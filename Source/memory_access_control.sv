==> flow/design.v <==
`timescale 1ns / 1ps
module memory_access_control #(parameter MATRIX_A_MEM_DEPTH = 64, MATRIX_B_MEM_DEPTH = 64, MATRIX_MEM_WIDTH = 32)(
    input logic clk,
    input logic rst_n,
    input logic wr_clk_a,
    output logic [$clog2(MATRIX_A_MEM_DEPTH)-1:0] wr_address_a,
    output logic [MATRIX_MEM_WIDTH-1:0] write_data_a,
    output logic write_en_a,
    input logic wr_clk_b,
    output logic [$clog2(MATRIX_B_MEM_DEPTH)-1:0] wr_address_b,
    output logic [MATRIX_MEM_WIDTH-1:0] write_data_b,
    output logic write_en_b,
    input logic data_valid,
    input logic [31:0] data
);
typedef enum logic [0:0] {
    FILL_MEM_A,
    FILL_MEM_B 
} state_t;
state_t state, next_state;
logic [$clog2(MATRIX_A_MEM_DEPTH) -1:0] addr_a;
logic [$clog2(MATRIX_B_MEM_DEPTH)-1:0] addr_b;
always_ff @(posedge clk) begin
    if(!rst_n) begin
        addr_a <=  'b0;
        addr_b <= 'b0;
        state <= FILL_MEM_A;
    end 
    else begin
        state <= next_state;
        if(data_valid) begin
            if(state == FILL_MEM_A) begin
                addr_a <= addr_a + 'b1;
            end
            else if(state == FILL_MEM_B) begin
                addr_b <= addr_b + 'b1; 
            end    
         end
    end
end
always_ff @(posedge clk) begin
    write_en_a <= 1'b0;
    write_en_b <= 1'b0;
    write_data_a <= 'b0;
    write_data_b <= 'b0;
    if (data_valid) begin
        case (state)
            FILL_MEM_A: begin
                wr_address_a <= addr_a;
                write_data_a <= data;
                write_en_a <= 1'b1;
            end
            FILL_MEM_B: begin
                wr_address_b <= addr_b;
                write_data_b <= data;
                write_en_b <= 1'b1;
            end
        endcase
    end
end
always_comb begin
    next_state = state;
    case (state)
        FILL_MEM_A: begin
            if (addr_a == MATRIX_A_MEM_DEPTH - 1) begin
                next_state = FILL_MEM_B;
            end
        end
        FILL_MEM_B: begin
            if (addr_b == MATRIX_B_MEM_DEPTH - 1) begin
                next_state = FILL_MEM_A;
            end
        end
    endcase
end
endmodule
Tool chain data of memory_access_control
The steps from the RTL of memory_access_control to its reports follow in flow order.
Line numbers count from 1 in the design file above.
Operators: Yosys type, input widths -> output width; for muxes data width and select width s.
Cell names lack the library's common part.
{"block": "setup", "top_module": "memory_access_control", "clock": "clk", "cell_library": "sky130hd", "lib_corner": "tt_025C_1v80"}

Elaborated design
Source: Yosys, flattened and elaborated, memories not mapped. Widths are those after wreduce. Registers that Yosys merges into a memory's read port (data or address) are not register bits. Print and check cells do not count. Equal cells are merged and count once.
{"block": "word_totals", "ff_bits": 91, "inputBits": 37, "out_inout_bits": 78, "elab_cells": 23}
{"block": "op_classes", "addsub": 2, "equal": 2, "n_mux": 5, "bitwise": 2, "reduce_and_logical": 3}
{"block": "ops", "op": "$add 6x1->6 const B", "count": 2}
{"block": "ops", "op": "$eq 6x6->1 const B", "count": 2}
{"block": "ops", "op": "$reduce_and 2->1", "count": 2}
{"block": "ops", "op": "$mux 1", "count": 4}
{"block": "ops", "op": "$not 1->1", "count": 2}
{"block": "ops", "op": "$reduce_or 2->1", "count": 1}
{"block": "ops", "op": "$pmux 1 s2", "count": 1}

Longest topological paths
Depth = most cells in a row (Yosys ltp): at word level without a register or memory, in the mapped netlist without a sequential cell, where the memories' decode and read muxes count.
{"block": "depth", "depth_word": 3, "abc_area": 0, "ltp_mapped": 5, "mapped_depth_nobuf": 4}

After synthesis
Source: synth_stat.txt of the flow (Yosys; design flattened, memories mapped). It holds for the ABC_AREA given above (unset counts as 0); a run with the other value may have another netlist.
{"block": "synth_totals", "cell_count": 220, "area_mm2": 0.0027702, "sequential_area_mm2": 0.0019419, "ffs": 91, "n_buf": 13}
{"block": "types", "cell": "dfxtp_1", "count": 79, "area_total_um2": 1.58E+03}
{"block": "types", "cell": "edfxtp_1", "count": 12, "area_total_um2": 360.346}
{"block": "types", "cell": "and2_1", "count": 36, "area_total_um2": 225.216}
{"block": "types", "cell": "and3_1", "count": 33, "area_total_um2": 206.448}
{"block": "types", "cell": "mux2i_1", "count": 5, "area_total_um2": 50.048}
{"block": "types", "cell": "nand2_1", "count": 8, "area_total_um2": 30.029}
{"block": "types", "cell": "clkbuf_1", "count": 7, "area_total_um2": 26.275}
{"block": "types", "cell": "xnor2_1", "count": 3, "area_total_um2": 26.275}
{"block": "types", "cell": "ha_1", "count": 2, "area_total_um2": 25.024}
{"block": "types", "cell": "nand2b_1", "count": 4, "area_total_um2": 25.024}
{"block": "types", "cell": "nand4_1", "count": 4, "area_total_um2": 25.024}
{"block": "types", "cell": "buf_6", "count": 2, "area_total_um2": 22.522}
{"block": "types", "cell": "nand3_4", "count": 1, "area_total_um2": 17.517}
{"block": "types", "cell": "a21boi_1", "count": 2, "area_total_um2": 15.014}
{"block": "types", "cell": "buf_2", "count": 3, "area_total_um2": 15.014}
{"block": "types", "cell": "nor2b_1", "count": 2, "area_total_um2": 12.512}
{"block": "types", "cell": "and2b_4", "count": 1, "area_total_um2": 10.01}
{"block": "types", "cell": "nand3_1", "count": 2, "area_total_um2": 10.01}
Not listed: further types 13, cells in them 14.

Worst setup path after synthesis
Path of least setup slack by OpenSTA after synthesis, without wires, with an ideal clock, recovery checks aside; 20% of the period is set as input and as output delay. Where synthesis merged equal registers, the netlist keeps one of their names.
{"block": "synth_timing", "kind": "input port to flip-flop", "startpoint": "in data_valid", "endpoint": "reg write_data_a[10]", "clock_period_ps": 1790, "in_delay_ps": 358, "setup_time_ps": 115, "t_first_pin_ps": 358, "arrival_ps": 1074, "t_required_ps": 1675, "slack_ps": 601, "delay_ps": 831, "stages": 5, "path_buffers": 3, "period_less_setup_slack_ps": 1189}
"delay_ps" = arrival - input delay + setup time.
"stages" counts driving pins, that of a launching flip-flop among them; a cell with two outputs on the path counts twice.
"period_less_setup_slack_ps" is the clock period less the worst setup slack; recovery checks do not enter. This is arithmetic on one report: input and output delays are still those of the set period (20% each).
Between the ends stands the longest chain of elaborated cells between them, by number of cells; it is not shown to be the way that was timed. Of several equally long chains one is given.
Each line given opens the expression or statement behind the cell; cells for indexed reads and writes are added by Yosys, which also makes memories of some case tables.
{"block": "synth_between", "cell_sequence": "buf_4 -> and2b_4 -> buf_6 -> buf_2 -> and2_1", "elab_chain_cells": 2, "cone_cells": 2, "lines_between": 0, "classes_between": "1 x logic; 1 x reduce/logical"}
{"block": "synth_rtl", "element": "start: declaration", "line": 13, "text": "input logic data_valid,"}
{"block": "synth_rtl", "element": "$not 1->1"}
{"block": "synth_rtl", "element": "$reduce_or 2->1"}
{"block": "synth_rtl", "element": "end: assignment", "line": 44, "text": "write_data_a <= 'b0;"}
{"block": "synth_rtl", "element": "end: assignment", "line": 50, "text": "write_data_a <= data;"}
{"block": "synth_rtl", "element": "end: declaration", "line": 7, "text": "output logic [MATRIX_MEM_WIDTH-1:0] write_data_a,"}

Timing after layout
Path of least setup slack in the final report of flow run 1 (OpenROAD, finished layout, wires in). Where an end is a register, its clock arrival counts in the times.
The path's times are printed in steps of 10 ps; the period is the one set.
{"block": "layout_timing", "kind": "flip-flop to output port", "startpoint": "reg wr_address_b[3]", "endpoint": "out wr_address_b[3]", "clock_period_ps": 1380, "out_delay_ps": 280, "t_first_pin_ps": 340, "arrival_ps": 1040, "t_required_ps": 1100, "slack_ps": 60, "stages": 2, "path_buffers": 1}
{"block": "layout_between", "cell_sequence": "edfxtp_1 -> dlygate4sd2_1", "elab_chain_cells": 0, "cone_cells": 0, "lines_between": 0}
{"block": "layout_rtl", "element": "start: declaration", "line": 10, "text": "output logic [$clog2(MATRIX_B_MEM_DEPTH)-1:0] wr_address_b,"}
{"block": "layout_rtl", "element": "start: assignment", "line": 54, "text": "wr_address_b <= addr_b;"}
{"block": "layout_rtl", "element": "end: declaration", "line": 10}

Lab notebook: memory_access_control

Settings and measured results of 2 stored flow runs for module memory_access_control (sky130hd), not sorted in any way. The constraints put input and output delay at 20% of the set period each and load the outputs with 0.01 pF.
"achievedPeriod_ps" means the clock period less the worst setup slack. The figure is calculated, with input and output delays left at 20% of the set period.
"timing.worst_path_ps" means the part of the period allowed to the worst setup path (the constraints hold back 20% at inputs and 20% at outputs) less its slack; where the path has registers, the arrival times of their clocks count too.
By "power_w" is meant OpenSTA's value without simulated activity: inputs other than the clock are taken to toggle once in ten clock periods, and the tool carries that through the logic.
"timing.worst_path_ps" is given in steps of 10 ps.

{"run": "flow run 1", "settings": { "period_ns": 1.38, "CORE_UTILIZATION": 49, "CAP_MARGIN": 20, "CORE_MARGIN": 2, "SLEW_MARGIN": 20 }, "results": { "power_w": 0.004996, "achievedPeriod_ps": 1321, "final_cell_area_mm2": 0.0041177, "timing.worst_path_ps": 1040, "critical_path_kind": "flip-flop to output port", "tns_ps": 0, "final_die_area_mm2": 0.0062711, "holdWs_ps": 495, "synth_area_mm2": 0.0027702, "utilization_pct": 75.2, "setup_worst_slack_ps": 59 }}
{"run": "flow run 2", "settings": { "period_ns": 0.845, "CORE_UTILIZATION": 35, "PLACE_DENSITY": 0.83, "CELL_PAD_IN_SITES_GLOBAL_PLACEMENT": 0, "CELL_PAD_IN_SITES_DETAIL_PLACEMENT": 2, "GPL_ROUTABILITY_DRIVEN": 0, "CAP_MARGIN": 0, "MIN_ROUTING_LAYER": "met2", "MAX_ROUTING_LAYER": "met4", "CORE_MARGIN": 2, "SLEW_MARGIN": 20 }, "outcome": "no results, routing failed with DPL-0033"}
