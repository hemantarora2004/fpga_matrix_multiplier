==> flow/design.v <==
`timescale 1ns / 1ps
module row_column_fetcher #(
    parameter 
    MATRIX_A_MEM_DEPTH = 64, 
    MATRIX_A_ROWS = 8, 
    MATRIX_A_COLUMNS = 8, 
    MATRIX_B_MEM_DEPTH = 64, 
    MATRIX_B_ROWS = 8, 
    MATRIX_B_COLUMNS = 8, 
    MATRIX_MEM_WIDTH = 32
    )(
    input logic clk,
    input logic rst_n,
    input memory_filled,
    output logic [$clog2(MATRIX_A_MEM_DEPTH)-1:0] rd_address_a,
    input logic [MATRIX_MEM_WIDTH-1:0] read_data_a,
    output logic [$clog2(MATRIX_B_MEM_DEPTH)-1:0] rd_address_b,
    input logic [MATRIX_MEM_WIDTH-1:0] read_data_b,
    output logic [MATRIX_MEM_WIDTH-1:0] mult_a,
    output logic [MATRIX_MEM_WIDTH-1:0] mult_b,
    output logic mult_start,
    input logic [MATRIX_MEM_WIDTH-1:0] mult_out,
    input logic mult_done
);
typedef enum logic [0:0] {
    IDLE,
    COUNT
} state_t;
state_t state, next_state;
localparam row_a_cnt_width    = $clog2(MATRIX_A_ROWS);
localparam row_a_offset_width = $clog2(MATRIX_A_MEM_DEPTH);
localparam col_b_cnt_width    = MATRIX_B_COLUMNS > 1 ? $clog2(MATRIX_B_COLUMNS) : 1;
localparam col_b_offset_width = $clog2(MATRIX_B_MEM_DEPTH);
localparam counter_width      = $clog2(MATRIX_B_ROWS);
logic [row_a_cnt_width-1:0] row_a_cnt; 
logic [row_a_offset_width-1:0] row_a_offset;
logic [col_b_cnt_width-1:0] col_b_cnt;
logic [col_b_offset_width-1:0] col_b_offset;
logic [counter_width-1:0] counter;
always_ff @(posedge clk) begin
    if(!rst_n) begin
        state <= IDLE;
        row_a_cnt <= 'b0;
        row_a_offset <= 'b0;
        col_b_cnt <= 'b0;
        col_b_offset <= 'b0;
        counter <= 'b0;
    end
    else begin
        state <= next_state;
        if(state == COUNT) begin
            if(counter == MATRIX_B_ROWS-1) begin
                counter <= 'b0;
                col_b_offset <= 'b0;
                col_b_cnt <= col_b_cnt + 'b1;
            end
            else begin 
                counter <= counter + 'b1;
                col_b_offset <= col_b_offset + col_b_offset_width'(MATRIX_B_COLUMNS-1);
            end
            if(col_b_cnt == MATRIX_B_COLUMNS-1 && counter == MATRIX_B_ROWS-1) begin
                col_b_cnt <= 'b0;
                row_a_cnt <= row_a_cnt + 'b1;
                row_a_offset <= row_a_offset + row_a_offset_width'(MATRIX_A_COLUMNS);
            end
            if(row_a_cnt == MATRIX_A_ROWS-1 && col_b_cnt == MATRIX_B_COLUMNS-1 && counter == MATRIX_B_ROWS-1) begin
                row_a_cnt <= 'b0;
                row_a_offset <= 'b0;
                col_b_cnt <= 'b0;
                col_b_offset <= 'b0;
                counter <= 'b0;
            end
        end
    end
end
always_ff @(posedge clk) begin
    case(state)
        IDLE: begin 
            rd_address_a <= 'b0;
            rd_address_b <= 'b0;
        end
        COUNT: begin
            rd_address_a <= row_a_offset + counter;
            rd_address_b <= col_b_cnt + col_b_offset + counter;
        end
    endcase
end
always_comb begin
    next_state = state;
    case (state)
        IDLE: begin
            if (memory_filled == 1'b1) begin
                next_state = COUNT;
            end
        end
        COUNT: begin
            if(row_a_cnt == MATRIX_A_ROWS-1 && col_b_cnt == MATRIX_B_COLUMNS-1 && counter == MATRIX_B_ROWS-1) begin
                next_state = IDLE;
            end
        end
    endcase
end
endmodule
# == From RTL to reports: row_column_fetcher ==
# What the tools print for row_column_fetcher, step after step.
# Lines are those of the file above, counted from 1.
# Cell names lack the library's common part.
# Not given: n/a
# setup
design,row_column_fetcher
clock_port,clk
library,sky130hd
lib_corner,tt_025C_1v80

# == Word level ==
# Counts by Yosys on the flattened word-level netlist (proc, flatten, opt, wreduce; memories kept). Register bits leave out memories and registers merged into their read ports (data or address). Print and check cells are left out. Cells with the same type and inputs are merged into one.
# word_totals
reg_bits,34
latch_bits,0
mem_count,0
elab_cells,43
ramBits,0
clocked_rd_ports_x_width,0
inputBits,100
mem_bits_ro,0
# classes
n_logic,1
shifts,0
n_eq,3
div_mod_pow,0
cmp,0
reduce_and_logical,7
mul,0
n_mux,16
addsub,8
# op_table
op,n
case mux 6 bit (select 2 bit),2
two-way mux 6 bit,4
two-way mux 3 bit,7
adder 6 x 3 -> 6 bit,2
adder 3 x 1 -> 3 bit with constant B,3
equality test 3 bit with constant B,3
adder 3 x 6 -> 6 bit,1
adder 6 x 3 -> 6 bit with constant B,1
adder 6 x 4 -> 6 bit with constant B,1
AND reduction 2 bit,2
logical AND 1 bit,3
nonzero test 3 bit,1
nonzero test 2 bit,1
case mux 1 bit (select 2 bit),1
two-way mux 1 bit,2
inverter 1 bit,1

# == Longest topological paths ==
# Yosys ltp: most cells in a row. Word level: on the elaborated netlist, between registers, memories and ports. Mapped: between sequential cells and ports; inverters and the memories' decode and read muxes count.
# logic_depth
word_depth,5
abc_area,0
depth_mapped,9

# == After synthesis ==
# Source: synth_stat.txt of the flow (Yosys; design flattened, memories mapped). It holds for the ABC_AREA given above (unset counts as 0); a run with the other value may have another netlist.
# by_type
cell_type,n,type_area_um2
dfxtp_1,31,620.595
buf_4,65,487.968
ha_1,12,150.144
fa_1,4,80.077
mux2i_1,8,80.077
nor2b_1,12,75.072
and2_1,7,43.792
nand2_1,11,41.29
o21ai_0,7,35.034
inv_1,8,30.029
xnor2_1,3,26.275
nand3_1,5,25.024
a21boi_0,3,22.522
nor2_1,6,22.522
a21oi_1,4,20.019
or3_1,3,18.768
xor2_1,2,17.517
a21boi_1,2,15.014
# Other cell types: 16; their cells: 19.
# mapped
buffers,70
ffs,31
area_um2,1940.6
stdcells,212

# == Timing after synthesis ==
# OpenSTA on the mapped netlist: ideal clock, no wires. The path of least setup slack (recovery checks aside). Input and output delay are each 20% of the period. Register names are those of the netlist, which keeps one name where synthesis merged equal registers.
# synth_timing
path_type,flip-flop to flip-flop
startpoint,register col_b_offset[0]
endpoint,register rd_address_b[5]
path_delay_ns,1.891
n_path_buf,0
arrival_ns,1.767
t_first_pin_ns,0.000
t_required_ns,1.736
tclk_ns,1.86
path_slack_ns,-0.031
driving_pins,10
setup_time_ns,0.124
synth_period_reached_ns,1.891
# "path_delay_ns" = arrival - input delay + setup time.
# "driving_pins" counts driving pins, that of a launching flip-flop among them; a cell with two outputs on the path counts twice.
# "synth_period_reached_ns" = period - worst setup slack (recovery checks aside). The figure is calculated, with input and output delays left at 20% of the set period.
# Between the ends stands the longest chain of elaborated cells between them, by number of cells; it is not shown to be the way that was timed. Of several equally long chains one is given.
# Each line given opens the expression or statement behind the cell; cells for indexed reads and writes are added by Yosys, which also makes memories of some case tables.
# A register here has more assigning lines than the two given.
# synth_between
cell_sequence,dfxtp_1 inv_1 fa_1 inv_1 ha_1 inv_1 fa_1 nor2b_1 o21ai_0 mux2i_1
elab_chain_cells,3
# synth_rtl
element,line,rtl
from (decl),38,logic [col_b_offset_width-1:0] col_b_offset;
from (assign),46,col_b_offset <= 'b0;
from (assign),59,col_b_offset <= col_b_offset + col_b_offset_width'(MATRIX_B_COLUMNS-1);
adder 3 x 6 -> 6 bit,84,rd_address_b <= col_b_cnt + col_b_offset + counter;
adder 6 x 3 -> 6 bit,84,
case mux 6 bit (select 2 bit),77,case(state)
to (assign),80,rd_address_b <= 'b0;
to (assign),84,
to (decl),17,"output logic [$clog2(MATRIX_B_MEM_DEPTH)-1:0] rd_address_b,"

# == Timing after layout ==
# From the final timing report of run 1: the path of least setup slack in the routed layout; clock arrival at registers is part of the times.
# layout_timing
path_type,flip-flop to flip-flop
startpoint,register col_b_cnt[1]
endpoint,register rd_address_b[5]
n_path_buf,0
setup_time_ns,0.11
arrival_ns,2.07
t_required_ns,1.97
tclk_ns,1.8
driving_pins,8
path_slack_ns,-0.10
t_first_pin_ns,0.28
# Between the ends stands the longest chain of elaborated cells between them, by number of cells; it is not shown to be the way that was timed. Of several equally long chains one is given.
# A register here has more assigning lines than the two given.
# layout_between
cell_sequence,dfxtp_2 fa_1 ha_2 inv_2 fa_2 nor2b_4 o21ai_2 mux2i_1
elab_chain_cells,3
# layout_rtl
element,line,rtl
from (decl),37,logic [col_b_cnt_width-1:0] col_b_cnt;
from (assign),45,col_b_cnt <= 'b0;
from (assign),55,col_b_cnt <= col_b_cnt + 'b1;
adder 3 x 6 -> 6 bit,84,rd_address_b <= col_b_cnt + col_b_offset + counter;
adder 6 x 3 -> 6 bit,84,
case mux 6 bit (select 2 bit),77,case(state)
to (assign),80,rd_address_b <= 'b0;
to (assign),84,
to (decl),17,"output logic [$clog2(MATRIX_B_MEM_DEPTH)-1:0] rd_address_b,"

# Below are 2 stored runs of the flow (Yosys, OpenROAD; platform sky130hd) on row_column_fetcher, each with its settings and what was measured, unordered. Constraints: input delay and output delay 20% of the set period each, output load 0.01 pF.
# "achievedPeriod_ns" is the run's clock period less its worst setup slack. It is reckoned from that one timing run; input and output delays stay at 20% of the period that was set.
# "worstPathTime_ns" = time allowed to the worst setup path (clock period - input delay - output delay, where it has them) - its slack; a late launch clock adds to it, a late capture clock takes from it.
# "totalPower_uw": no workload was simulated; the value follows from the tool's default switching activity.
# Settings: -- = not set for that run.
stored run,period_ns,CAP_MARGIN,CORE_MARGIN,CORE_UTILIZATION,SLEW_MARGIN,HOLD_SLACK_MARGIN,CORE_ASPECT_RATIO,GPL_TIMING_DRIVEN,MAX_ROUTING_LAYER,timing.setup.tns_ns,achievedPeriod_ns,final_cell_area_um2,totalPower_uw,worstSetupSlack_ns,synth_chip_area_um2,timing.hold.ws_ns,worstPathTime_ns,critical_path_kind,final_die_area_um2,util_pct
run 1,1.8,20,2,40,20,--,--,--,--,-0.232,1.900,2110.8,1488,-0.100,1940.6,0.473,1.90,flip-flop to flip-flop,5424.3,45.0
run 2,2.87,20,2,30,20,0.28,0.73,0,met5,0.000,2.113,2507.4,993,0.757,1940.6,0.471,2.11,flip-flop to flip-flop,7136.4,39.5
